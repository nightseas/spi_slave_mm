==> flow/design.v <==
module sys_wdt(
clk_sys_i,
rst_n_i,
mm_s_addr_i,
mm_s_wdata_i,
mm_s_rdata_o,
mm_s_we_i,
clk_8hz_i,
wdt_ot_o
);
parameter MM_ADDR_WIDTH = 8;
parameter MM_DATA_WIDTH = 16;
parameter REG_ADDR_SWDT_CTRL = 'h0A;
parameter REG_ADDR_SWDT_VAL = 'h0C;
input clk_sys_i, rst_n_i;
input[MM_ADDR_WIDTH-1:0] mm_s_addr_i;
input[MM_DATA_WIDTH-1:0] mm_s_wdata_i;
output[MM_DATA_WIDTH-1:0] mm_s_rdata_o;
input mm_s_we_i;
input clk_8hz_i;
output wdt_ot_o;
reg swdt_ctrl_reg;
reg[7:0] swdt_pwd_reg;
reg[12:0] swdt_val_reg;
reg[MM_DATA_WIDTH-1:0] mm_s_rdata_o; 
reg[12:0] wdt_cnt;
reg wdt_ot_o;
reg reg_clk_8hz_i;
wire wdt_en;
always @(posedge clk_sys_i, negedge rst_n_i)
begin
	if(!rst_n_i) begin
		swdt_ctrl_reg <= 1'b0;
		swdt_val_reg <= 13'h0960;
		swdt_pwd_reg <= 8'h27;
	end
	else begin
		if(mm_s_we_i) begin
			case(mm_s_addr_i)
				REG_ADDR_SWDT_CTRL:
				begin
					swdt_ctrl_reg <= mm_s_wdata_i[0];
					swdt_pwd_reg <= mm_s_wdata_i[15:8];
				end
				REG_ADDR_SWDT_VAL:
					swdt_val_reg <= mm_s_wdata_i[12:0];
				default:
				begin
					swdt_pwd_reg <= 8'h27;
					swdt_ctrl_reg <= swdt_ctrl_reg;
					swdt_val_reg <= swdt_val_reg;
				end
			endcase
		end
		else begin
			swdt_pwd_reg <= 8'h27;
		end
	end
end
always @(mm_s_addr_i, swdt_pwd_reg, swdt_ctrl_reg, swdt_val_reg, rst_n_i)
begin
	if(!rst_n_i) begin
		mm_s_rdata_o <= 0;
	end
	else begin
		case(mm_s_addr_i)
			REG_ADDR_SWDT_CTRL:
				mm_s_rdata_o <= {swdt_pwd_reg, 7'h0, swdt_ctrl_reg};
			REG_ADDR_SWDT_VAL:
				mm_s_rdata_o <= {3'h0, swdt_val_reg};
			default:
				mm_s_rdata_o <= 0;
		endcase
	end
end
always @(posedge clk_sys_i, negedge rst_n_i)
begin
	if(!rst_n_i) begin
		reg_clk_8hz_i <= 1'b0;
	end
	else begin
		reg_clk_8hz_i <= clk_8hz_i;
	end
end
always @(posedge clk_sys_i, negedge rst_n_i)
begin
	if(!rst_n_i) begin
		wdt_cnt <= 13'h0960;
	end
	else begin
		if(wdt_en) begin
			if(swdt_pwd_reg == 8'h5A)
				wdt_cnt <= swdt_val_reg;
			else if(swdt_pwd_reg == 8'hA5)
				wdt_cnt <= 13'h0;
			else if({reg_clk_8hz_i,clk_8hz_i} == 2'b01 && wdt_cnt != 0)
				wdt_cnt <= wdt_cnt - 1'b1;
			else
				wdt_cnt <= wdt_cnt;
		end
		else begin
			wdt_cnt <= wdt_cnt;
		end
	end
end
always @(posedge clk_sys_i, negedge rst_n_i)
begin
	if(!rst_n_i) begin
		wdt_ot_o <= 1'b0;
	end
	else begin
		if(wdt_en == 1'b1 && wdt_cnt == 13'h0)
			wdt_ot_o <= 1'b1;
		else
			wdt_ot_o <= 1'b0;
	end
end
assign wdt_en = swdt_ctrl_reg;
endmodule
# Tool chain data of sys_wdt
# What the tools print for sys_wdt, step after step.
# Lines are those of the file above, counted from 1.
# Operators carry their Yosys type and port widths (W data, S select, Z words).
# The mark -- stands for no value.
# setup
design	sys_wdt
clk_port	clk_sys_i
cell_library	sky130hd
pvt_corner	tt_025C_1v80

# After elaboration
# Counts by Yosys on the flattened word-level netlist (proc, flatten, opt, wreduce; memories kept). Register bits leave out memories and registers merged into their read ports (data or address). Print and check cells are left out. Cells with the same type and inputs are merged into one.
# word_totals
inputBits	28
regBits	37
out_inout_bits	17
elab_cells	29
# classes
n_addsub	1
reduce_logical	8
n_eq	6
muxes	8
# ops
op	n
$mux W13	3
$pmux W16 S2	1
$eq A8 B4 Y1 const B	2
$pmux W8 S2	1
$mux W16	1
$sub A13 B1 Y13 const B	1
$logic_not A13 Y1	1
$reduce_bool A13 Y1	1
$eq A8 B7 Y1 const B	1
$eq A8 B8 Y1 const B	1
$mux W8	1
$reduce_and A2 Y1	3
$reduce_bool A3 Y1	1
$logic_and A1 B1 Y1	2
$eq A2 B1 Y1 const B	1
$ne A2 B2 Y1 const B	1
$mux W1	1

# Longest topological paths
# Yosys ltp: most cells in a row. Word level: on the elaborated netlist, between registers, memories and ports. Mapped: between sequential cells and ports; inverters and the memories' decode and read muxes count.
# depth
ltp_word	5
ABC_AREA	0
ltp_mapped	7
depth_no_buf	7

# Netlist
# Source: synth_stat.txt of the flow (Yosys; design flattened, memories mapped). It holds for the ABC_AREA given above (unset counts as 0); a run with the other value may have another netlist.
# The area totals of this step are shown rounded.
# types
cell	n	type_area_um2
sky130_fd_sc_hd__dfrtp_1	25	625.6
sky130_fd_sc_hd__dfstp_2	12	315.302
sky130_fd_sc_hd__mux2_2	11	123.869
sky130_fd_sc_hd__a22o_1	12	105.101
sky130_fd_sc_hd__mux2_4	5	75.072
sky130_fd_sc_hd__nand3_1	14	70.067
sky130_fd_sc_hd__and2_1	11	68.816
sky130_fd_sc_hd__nand2_1	15	56.304
sky130_fd_sc_hd__o22a_2	4	40.038
sky130_fd_sc_hd__a2bb2oi_1	4	35.034
sky130_fd_sc_hd__nor4b_1	4	35.034
sky130_fd_sc_hd__nand2b_1	5	31.28
sky130_fd_sc_hd__a32o_1	3	30.029
sky130_fd_sc_hd__nor2_1	7	26.275
sky130_fd_sc_hd__o311ai_0	3	26.275
sky130_fd_sc_hd__ha_1	2	25.024
sky130_fd_sc_hd__o211ai_1	3	22.522
sky130_fd_sc_hd__nor4_4	1	21.27
# Other cell types: 28; their cells: 43.
# synth_totals
flip_flops	37
yosys_area_um2	2000
cells	184

# Timing after synthesis
# Source: OpenSTA report_checks on the synthesized netlist (no wires, ideal clock, input and output delay 20% of the period each), path of least setup slack; recovery checks are left aside. Register names are those of the netlist, which keeps one name where synthesis merged equal registers.
# synth_path
kind	input-to-output
from	input port mm_s_addr_i[0]
to	output port mm_s_rdata_o[10]
setup_slack_ns	-0.042
path_delay_ns	1.302
driving_pins	6
n_path_buf	1
out_delay_ns	0.420
tclk_ns	2.1
required_ns	1.680
t_arrival_ns	1.722
input_delay_ns	0.420
period_less_setup_slack_ns	2.142
# "path_delay_ns" is the arrival time less input delay plus setup time.
# A path that ends at an output port has no setup time.
# "driving_pins": output pins that drive a net of the path, with the launching flip-flop's if there is one; two outputs of one cell count as two.
# "period_less_setup_slack_ns" = period - worst setup slack (recovery checks aside). The figure is calculated, with input and output delays left at 20% of the set period.
# The rows between start and end are the longest chain of elaborated cells between them; the timing report does not say that the signal goes this way. Where chains are equally long, one stands for them.
# Each line given opens the expression or statement behind the cell; cells for indexed reads and writes are added by Yosys, which also makes memories of some case tables.
# synth_between
path_cell_list	sky130_fd_sc_hd__or4b_1 sky130_fd_sc_hd__nor3_2 sky130_fd_sc_hd__nand2_1 sky130_fd_sc_hd__nor2_1 sky130_fd_sc_hd__clkbuf_2 sky130_fd_sc_hd__a22o_1
elab_chain_cells	3
cells_between	4
cone_classes	eq/ne: 2; mux: 2
# synth_rtl
element	line	rtl
from (decl)	16	input[MM_ADDR_WIDTH-1:0] mm_s_addr_i;
$eq A8 B4 Y1	66	case(mm_s_addr_i)
$pmux W16 S2	66
$mux W16	62	if(!rst_n_i) begin
to (decl)	18	output[MM_DATA_WIDTH-1:0] mm_s_rdata_o;

# Path in the finished layout
# From the final timing report of run 2: the path of least setup slack in the routed layout; clock arrival at registers is part of the times.
# layout_path
kind	input-to-output
from	input port mm_s_addr_i[0]
to	output port mm_s_rdata_o[11]
tclk_ns	1.96
out_delay_ns	0.39
setup_slack_ns	-0.38
driving_pins	9
n_path_buf	4
required_ns	1.57
t_arrival_ns	1.95
input_delay_ns	0.39
# The rows between start and end are the longest chain of elaborated cells between them; the timing report does not say that the signal goes this way. Where chains are equally long, one stands for them.
# layout_between
path_cell_list	sky130_fd_sc_hd__buf_6 sky130_fd_sc_hd__or4b_4 sky130_fd_sc_hd__nor3_4 sky130_fd_sc_hd__nand2_2 sky130_fd_sc_hd__nor2_4 sky130_fd_sc_hd__buf_6 sky130_fd_sc_hd__buf_6 sky130_fd_sc_hd__a22o_1 sky130_fd_sc_hd__buf_2
elab_chain_cells	3
cells_between	4
cone_classes	eq/ne: 2; mux: 2
# layout_rtl
element	line	rtl
from (decl)	16	input[MM_ADDR_WIDTH-1:0] mm_s_addr_i;
$eq A8 B4 Y1	66	case(mm_s_addr_i)
$pmux W16 S2	66
$mux W16	62	if(!rst_n_i) begin
to (decl)	18	output[MM_DATA_WIDTH-1:0] mm_s_rdata_o;

# Below are 2 stored runs of the flow (Yosys, OpenROAD; platform sky130hd) on sys_wdt, each with its settings and what was measured, unordered. Constraints: input delay and output delay 20% of the set period each, output load 0.01 pF.
# "timing.achieved_period_ns" means the clock period less the worst setup slack. The figure is calculated, with input and output delays left at 20% of the set period.
# By "worst_setup_path_time_ns" is meant the share of the clock period that the worst setup path is allowed (20% is reserved at inputs, 20% at outputs), minus its slack. Clock arrival times at its registers enter into it.
# "total_power_uw" rests on the timing tool's default activity at the inputs, not on a simulated workload.
# Values from the reports are rounded here.
# Settings: - = not set for that run.
# Among the results, - means that no value is shown for the run.
run name	period_ns	CORE_UTILIZATION	SETUP_SLACK_MARGIN	PLACE_DENSITY	HOLD_SLACK_MARGIN	CORE_ASPECT_RATIO	CELL_PAD_IN_SITES_DETAIL_PLACEMENT	GPL_ROUTABILITY_DRIVEN	CTS_CLUSTER_SIZE	CTS_CLUSTER_DIAMETER	SLEW_MARGIN	CAP_MARGIN	CORE_MARGIN	TNS_END_PERCENT	GPL_TIMING_DRIVEN	MAX_ROUTING_LAYER	total_power_uw	timing.achieved_period_ns	dieArea_um2	stdcell_area_um2	worst_setup_slack_ns	worst_setup_path_time_ns	worstPathKind	final_setup_tns_ns	yosys.chip_area_um2	post_route_util_pct
run 1	2.98	57	0.8	0.36	0.1	1.66	1	1	16	34	40	20	2	-	-	-	-	-	-	-	-	-	-	-	-	-
run 2	1.96	56	0.22	0.62	-	-	-	-	-	280	20	20	5	30	0	met4	1800	2.341	4900	2900	-0.38	1.56	input-to-output	-5.1	2000	84
# Run 1: did not finish, clock tree synthesis stopped with DPL-0033
